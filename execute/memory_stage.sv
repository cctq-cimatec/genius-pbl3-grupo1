==> flow/design.v <==
package cpu_pkg;
    typedef enum logic [3:0] {
        ALU_ADD     = 4'b0000, 
        ALU_SLL     = 4'b0001,
        ALU_LT      = 4'b0010,
        ALU_LTU     = 4'b0011,
        ALU_XOR     = 4'b0100, 
        ALU_SRL     = 4'b0101,
        ALU_OR      = 4'b0110,
        ALU_AND     = 4'b0111, 
        ALU_SUB     = 4'b1000, 
        ALU_SRA     = 4'b1001,
        ALU_BPS2    = 4'b1010, 
        ALU_EQUAL   = 4'b1011, 
        ALU_NEQUAL  = 4'b1100, 
        ALU_GT      = 4'b1101, 
        ALU_UNUSED  = 4'b1110, 
        ALU_GTU     = 4'b1111  
    } alu_op_t;
endpackage
`timescale 1ns/1ps
module memory_stage #(
    parameter P_DATA_WIDTH = 32,
    parameter P_DMEM_ADDR_WIDTH = 11
)(
    input logic i_clk,
    input logic i_rst_n,
    input logic                             i_regwrite_m,
    input logic [1:0]                       i_resultsrc_m,
    input logic                             i_memwrite_m,
    input logic [P_DATA_WIDTH-1:0]          i_alu_result_m,
    input logic [P_DATA_WIDTH-1:0]          i_write_data_m,
    input logic [4:0]                       i_rd_addr_m,
    input logic [P_DMEM_ADDR_WIDTH-1:0]     i_pc4_m,
    input logic [2:0]                       i_f3_m,
    output logic                          o_dmem_we,
    output logic [P_DMEM_ADDR_WIDTH-1:0]  o_dmem_addr,
    output logic [P_DATA_WIDTH-1:0]       o_dmem_wdata,
    input  logic [P_DATA_WIDTH-1:0]       i_dmem_rdata,
    output logic [2:0]                    o_dmem_f3,
    output logic [P_DATA_WIDTH-1:0] o_read_data_w,
    output logic                    o_regwrite_w,
    output logic [1:0]              o_resultsrc_w,
    output logic [4:0]              o_rd_addr_w,
    output logic [11-1:0]           o_pc4_w,
    output logic [P_DATA_WIDTH-1:0] o_alu_result_w,
    output logic [2:0]              o_f3_w
);
    assign o_dmem_we        = i_memwrite_m;                               
    assign o_dmem_addr      = i_alu_result_m[P_DMEM_ADDR_WIDTH-1:0];      
    assign o_dmem_wdata     = i_write_data_m;                             
    assign o_dmem_f3 = i_f3_m;
    always_ff @(posedge i_clk or negedge i_rst_n) begin
        if (!i_rst_n) begin
            o_regwrite_w   <= '0;
            o_resultsrc_w  <= '0;
            o_read_data_w  <= '0;
            o_rd_addr_w    <= '0;
            o_pc4_w        <= '0;
            o_alu_result_w <= '0;
            o_f3_w         <= '0;
        end else begin
            o_regwrite_w   <= i_regwrite_m;
            o_resultsrc_w  <= i_resultsrc_m;
            o_alu_result_w <= i_alu_result_m;
            o_read_data_w  <= i_dmem_rdata;
            o_rd_addr_w    <= i_rd_addr_m;
            o_pc4_w        <= i_pc4_m;
            o_f3_w         <= i_f3_m;
        end
    end
endmodule
Tool chain data of memory_stage
Tool output for the design above, in the order of the flow. Lines are those of the file above, counted from 1. Operators: Yosys type, input widths -> output width; for muxes data width and select width s. Library cell names are shortened. The mark - stands for no value.

Top module: memory_stage. Clock: i_clk. Library: sky130hd. Corner: tt_025C_1v80.

Word-level counts
Yosys after proc, flatten, opt, wreduce and memory -nomap, before mapping. Enables and synchronous resets that opt folds into registers are not counted as muxes. Memory bits, and registers merged into a memory's read port (data or address), are not among the register bits. Print and check cells are not counted. Equal cells are merged and count once.

Under register bits after elaboration stands 86. The figure for bits of input ports is 121. The entry for word-level cells reads 7.

Longest topological paths
Longest topological path by Yosys (ltp), each cell counted once; first at word level (registers and memories cut), then after technology mapping (sequential cells cut; the memories' decode and read muxes count).

The entry for depth after elaboration reads 0. ABC_AREA: 0. Under mapped depth stands 1. Under gate-level depth less buffers stands 0.

Netlist
Source: synth_stat.txt of the flow (Yosys; design flattened, memories mapped). It holds for the ABC_AREA given above (unset counts as 0); a run with the other value may have another netlist. Totals and module areas in this step are rounded.

Under mapped cells stands 133. Cell area after synthesis: 0.0025 mm2. Area of sequential cells: 0.0022 mm2. Under flip-flops stands 86. Buffers: 47.

Cells by type: dfrtp_1 (number 86, area in all 2.15E+03 um2); buf_4 (number 47, area in all 352.838 um2).

Timing after synthesis
Source: OpenSTA report_checks on the synthesized netlist (no wires, ideal clock, input and output delay 20% of the period each), path of least setup slack; recovery checks are left aside. Register names are those of the netlist, which keeps one name where synthesis merged equal registers.

Path kind: register to output. Start point: reg o_alu_result_w[0]. End point: out o_alu_result_w[0]. For period the number is 0.928 ns. Under external output delay stands 0.186 ns. For time at the first pin the number is 0.000 ns. Data arrival time: 0.376 ns. Under setup slack stands 0.367 ns. Delay of the path: 0.376 ns. Under driving pins on the path stands 1. Period reached after synthesis: 0.561 ns.

"delay of the path" = arrival - input delay + setup time. A path that ends at an output port has no setup time. "driving pins on the path" counts driving pins, that of a launching flip-flop among them; a cell with two outputs on the path counts twice. "period reached after synthesis" is the clock period less the worst setup slack; recovery checks do not enter. This is arithmetic on one report: input and output delays are still those of the set period (20% each).

Cells stage by stage: dfrtp_1. Length of the longest elaborated chain: 0. Under elaborated cells on any way between the ends stands 0. Under source lines of those cells stands 0.

RTL lines, path post-synthesis: start, declared (line 46) `output logic [P_DATA_WIDTH-1:0] o_alu_result_w,`; start, assigned (line 60) `o_alu_result_w <= '0;`; start, assigned (line 65) `o_alu_result_w <= i_alu_result_m;`; end, declared (line 46).

Path in the finished layout
Path of least setup slack in the final report of entry A (OpenROAD, finished layout, wires in). Where an end is a register, its clock arrival counts in the times.

Path kind: register to output. Start point: reg o_resultsrc_w[0]. End point: out o_resultsrc_w[0]. For period the number is 0.649 ns. Under external output delay stands 0.13 ns. For time at the first pin the number is 0.34 ns. Data arrival time: 0.87 ns. Under setup slack stands -0.35 ns. Under driving pins on the path stands 2.

Cells stage by stage: dfrtp_1 -> buf_6. Length of the longest elaborated chain: 0. Under elaborated cells on any way between the ends stands 0. Under source lines of those cells stands 0.

RTL lines, path post-layout: start, declared (line 43) `output logic [1:0]              o_resultsrc_w,`; start, assigned (line 56) `o_resultsrc_w  <= '0;`; start, assigned (line 64) `o_resultsrc_w  <= i_resultsrc_m;`; end, declared (line 43).

Subject: memory_stage on sky130hd, stored results

Hello all,

Module memory_stage, platform sky130hd: 2 stored runs of the flow (Yosys, OpenROAD) with differing settings, in no particular order. Input and output delays are each 20% of the period that was set; the output load is 0.01 pF. "clock period reached": clock period set for the run, less the worst setup slack. It is reckoned from that one timing run; input and output delays stay at 20% of the period that was set. "worst setup path time" means the part of the period allowed to the worst setup path (the constraints hold back 20% at inputs and 20% at outputs) less its slack; where the path has registers, the arrival times of their clocks count too. "total power after layout" is the tool's figure for a default switching activity; nothing was simulated. Measured values are rounded.

Entry A has these settings: period_ns 0.649; CAP_MARGIN 20; CORE_MARGIN 2; CORE_UTILIZATION 40; SLEW_MARGIN 20. The total power after layout comes to 12 mW. The measured std-cell area (final layout) is 0.0043 mm2. For the die outline area the run shows 0.0069 mm2. For the clock period reached the run shows 0.998 ns. For the synthesized cell area the run shows 0.0025 mm2. The final utilization comes to 72 %. The setup slack of the worst path is -0.35 ns. The total negative setup slack comes to -27 ns. The measured smallest hold slack is 0.023 ns. The worst setup path time stands at 0.87 ns. Worst path kind: register to output.

Entry B has these settings: period_ns 0.733; CORE_UTILIZATION 70; PLACE_DENSITY_LB_ADDON 0.12; CELL_PAD_IN_SITES_GLOBAL_PLACEMENT 0; CELL_PAD_IN_SITES_DETAIL_PLACEMENT 1; CTS_CLUSTER_DIAMETER 298; CAP_MARGIN 40; CORE_MARGIN 2; SLEW_MARGIN 20. Outcome: no results, placement failed with PPL-0024.

Thanks
